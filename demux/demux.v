==> flow/design.v <==
module demux(
	input wire signal,
	input wire [2:0] addr,
	output reg [6:0] out,
);
	always @* begin
		case (addr)
			3'd0: out = {6'b0, signal};
			3'd1: out = {5'b0, signal, 1'b0};
			3'd2: out = {4'b0, signal, 2'b0};
			3'd3: out = {3'b0, signal, 3'b0};
			3'd4: out = {2'b0, signal, 4'b0};
			3'd5: out = {1'b0, signal, 5'b0};
			3'd6: out = {signal, 6'b0};
			default: out = 7'b0;
		endcase
	end
endmodule
module top (
	output LED1,
	output LED2,
	output LED3,
	output LED4,
	output LED5,
	output LEDR_N,
	output LEDG_N,
	input BTN1,
	input BTN2,
	input BTN3,
	input CLK,
);
	wire [6:0] out;
	wire [2:0] addr = {BTN3, BTN2, BTN1};
	wire led_r;
	wire led_g;
	assign {LEDR_N, LEDG_N} = {~led_r, ~led_g};
	assign {LED5, LED4, LED3, LED2, LED1, led_r, led_g} = out;
	reg [20:0] counter;
	always @(posedge CLK)
		counter <= counter + 1;
	wire signal = counter[20];
	demux led_select(.signal(signal), .addr(addr), .out(out));
endmodule
# Step by step through the tools: top
# What the tools print for top, step after step.
# Lines are those of the file above, counted from 1.
# Operators: Yosys type, input widths -> output width; for muxes data width and select width s.
design:
  top_module: "top"
  clk_port: "CLK"
  library: "sky130hd"
  corner: "tt_025C_1v80"

# Elaborated design
# Counts by Yosys on the flattened word-level netlist (proc, flatten, opt, wreduce; memories kept). Register bits leave out memories and registers merged into their read ports (data or address); mux counts leave out enables and synchronous resets folded into registers. Print and check cells are left out. Cells with the same type and inputs are merged into one.
op_classes:
  n_cmp: 0
  equal: 6
  n_div: 0
  add_sub_neg: 1
  n_mul: 0
  reduce_and_logical: 1
  mux: 1
  n_shift: 0
  logic: 2
ops:
  columns: ["cell", "n"]
  rows:
  - ["$pmux 7 s7", 1]
  - ["$add 21x1->21 const B", 1]
  - ["$eq 3x3->1 const B", 3]
  - ["$eq 3x2->1 const B", 2]
  - ["$eq 3x1->1 const B", 1]
  - ["$logic_not 3->1", 1]
  - ["$not 1->1", 2]
word_totals:
  latchBits: 0
  wordCells: 12
  romBits: 0
  register_bits: 21
  ram_bits: 0
  input_bits: 4
  clocked_rd_ports_x_width: 0
  mem_count: 0
  out_inout_bits: 7

# Logic depth
# Longest topological path by Yosys (ltp), each cell counted once; first at word level (registers and memories cut), then after technology mapping (sequential cells cut; the memories' decode and read muxes count).
logic_depth:
  depth_word: 3
  ABC_AREA: 1
  mapped_depth: 8
  depth_no_buf: 8

# After synthesis
# Yosys stat after the flow's synthesis: flattened, memories mapped to cells. It holds for the ABC_AREA given above (unset counts as 0); a run with the other value may have another netlist.
types:
  columns: ["type", "n", "type_area_um2"]
  rows:
  - ["sky130_fd_sc_hd__dfxtp_1", 21, 420.403]
  - ["sky130_fd_sc_hd__nand2_1", 36, 135.13]
  - ["sky130_fd_sc_hd__xnor2_1", 6, 52.55]
  - ["sky130_fd_sc_hd__nor2_1", 12, 45.043]
  - ["sky130_fd_sc_hd__nor2_4", 4, 45.043]
  - ["sky130_fd_sc_hd__xor2_1", 5, 43.792]
  - ["sky130_fd_sc_hd__inv_1", 11, 41.29]
  - ["sky130_fd_sc_hd__nand3_1", 8, 40.038]
  - ["sky130_fd_sc_hd__nand3b_1", 4, 30.029]
  - ["sky130_fd_sc_hd__nand2_2", 4, 25.024]
  - ["sky130_fd_sc_hd__nand2_4", 2, 22.522]
  - ["sky130_fd_sc_hd__nand3_2", 2, 20.019]
  - ["sky130_fd_sc_hd__nor2_8", 1, 20.019]
  - ["sky130_fd_sc_hd__nor3_1", 4, 20.019]
  - ["sky130_fd_sc_hd__nor2_2", 3, 18.768]
  - ["sky130_fd_sc_hd__xor2_2", 1, 16.266]
  - ["sky130_fd_sc_hd__ha_1", 1, 12.512]
  - ["sky130_fd_sc_hd__inv_2", 3, 11.261]
  - ["sky130_fd_sc_hd__o21ai_1", 1, 5.005]
mapped:
  mapped_area_um2: 1024.7
  sequential_area_um2: 420.4
  mapped_cells: 129
  ffs: 21
  n_buf: 0

# Timing after synthesis
# Path of least setup slack by OpenSTA after synthesis, without wires, with an ideal clock, recovery checks aside; 20% of the period is set as input and as output delay. Where synthesis merged equal registers, the netlist keeps one of their names.
synth_timing:
  kind: "reg2out"
  from: "register counter[20]"
  to: "output LED2"
  out_delay_ns: 0.358
  period_ns: 1.79
  required_time_ns: 1.432
  path_buffers: 0
  arrival_ns: 0.833
  driving_pins: 5
  path_delay_ns: 0.833
  setup_slack_ns: 0.599
  t_first_pin_ns: 0.000
  synth_period_reached_ns: 1.191
# "path_delay_ns" = arrival - input delay + setup time.
# A path that ends at an output port has no setup time.
# "driving_pins": output pins that drive a net of the path, with the launching flip-flop's if there is one; two outputs of one cell count as two.
# "synth_period_reached_ns" = period - worst setup slack (recovery checks aside). The figure is calculated, with input and output delays left at 20% of the set period.
# The rows between start and end are the longest chain of elaborated cells between them; the timing report does not say that the signal goes this way. Where chains are equally long, one stands for them.
# Each line given opens the expression or statement behind the cell; cells for indexed reads and writes are added by Yosys, which also makes memories of some case tables.
synth_between:
  path_cell_list: "sky130_fd_sc_hd__dfxtp_1 -> sky130_fd_sc_hd__inv_1 -> sky130_fd_sc_hd__nor2_1 -> sky130_fd_sc_hd__inv_1 -> sky130_fd_sc_hd__nor3_1"
  elab_chain_len: 1
  cone_cells: 1
  lines_between: 1
  cone_classes: "mux (1)"
synth_lines:
  columns: ["item", "line_no", "rtl"]
  rows:
  - ["start, declared", 38, "reg [20:0] counter;"]
  - ["start, assigned", 40, "counter <= counter + 1;"]
  - ["$pmux 7 s7", 7, "case (addr)"]
  - ["end, declared", 21, "output LED2,"]

# Worst path after layout
# Path of least setup slack in the final report of flow run 2 (OpenROAD, finished layout, wires in). Where an end is a register, its clock arrival counts in the times.
layout_timing:
  kind: "in2out"
  from: "input BTN2"
  to: "output LEDR_N"
  required_time_ns: 1.76
  out_delay_ns: 0.44
  t_first_pin_ns: 0.44
  input_delay_ns: 0.44
  period_ns: 2.2
  arrival_ns: 1.68
  driving_pins: 4
  setup_slack_ns: 0.08
  path_buffers: 2
# The rows between start and end are the longest chain of elaborated cells between them; the timing report does not say that the signal goes this way. Where chains are equally long, one stands for them.
layout_between:
  path_cell_list: "sky130_fd_sc_hd__clkdlybuf4s50_1 -> sky130_fd_sc_hd__inv_1 -> sky130_fd_sc_hd__nand3_1 -> sky130_fd_sc_hd__clkdlybuf4s50_1"
  elab_chain_len: 3
  cone_cells: 9
  lines_between: 2
  cone_classes: "eq/ne (6); mux (1); logic (1); reduce/logical (1)"
layout_lines:
  columns: ["item", "line_no", "rtl"]
  rows:
  - ["start, declared", 28, "input BTN2,"]
  - ["$eq 3x3->1", 7, "case (addr)"]
  - ["$pmux 7 s7", 7, null]
  - ["$not 1->1", 36, "assign {LEDR_N, LEDG_N} = {~led_r, ~led_g};"]
  - ["end, declared", 25, "output LEDR_N,"]

# 2 stored runs of top in the flow (synthesis by Yosys, layout by OpenROAD, sky130hd cells), in arbitrary order. Constraints: input delay and output delay 20% of the set period each, output load 0.01 pF.
# "worstPathTime_ns" means the part of the period allowed to the worst setup path (the constraints hold back 20% at inputs and 20% at outputs) less its slack; where the path has registers, the arrival times of their clocks count too.
runs:
  - name: "flow run 1"
    settings:
      period_ns: 0.911
      CORE_UTILIZATION: 47
      SETUP_SLACK_MARGIN: 0.22
      PLACE_DENSITY: 0.79
      CORE_ASPECT_RATIO: 1.51
      CORE_MARGIN: 7
      CELL_PAD_IN_SITES_GLOBAL_PLACEMENT: 3
      ABC_AREA: 0
      GPL_TIMING_DRIVEN: 0
      CTS_CLUSTER_SIZE: 91
      CTS_CLUSTER_DIAMETER: 94
      CAP_MARGIN: 25
      SLEW_MARGIN: 20
    outcome: "not finished: placement ended with error GPL-0301"
  - name: "flow run 2"
    settings:
      period_ns: 2.2
      CORE_UTILIZATION: 40
      SETUP_SLACK_MARGIN: -0.05
      PLACE_DENSITY_LB_ADDON: 0.19
      CELL_PAD_IN_SITES_GLOBAL_PLACEMENT: 0
      TNS_END_PERCENT: 95
      ABC_AREA: 1
      GPL_ROUTABILITY_DRIVEN: 0
      MAX_ROUTING_LAYER: "met4"
      CAP_MARGIN: 20
      CORE_MARGIN: 2
      SLEW_MARGIN: 20
    results:
      die_area_um2: 2982.8
      synth_chip_area_um2: 1024.7
      fin_util_pct: 48.8
      worstPathTime_ns: 1.24
      worst_setup_path_type: "in2out"
      timing.setup.tns_ns: 0.000
      setup_worst_slack_ns: 0.079
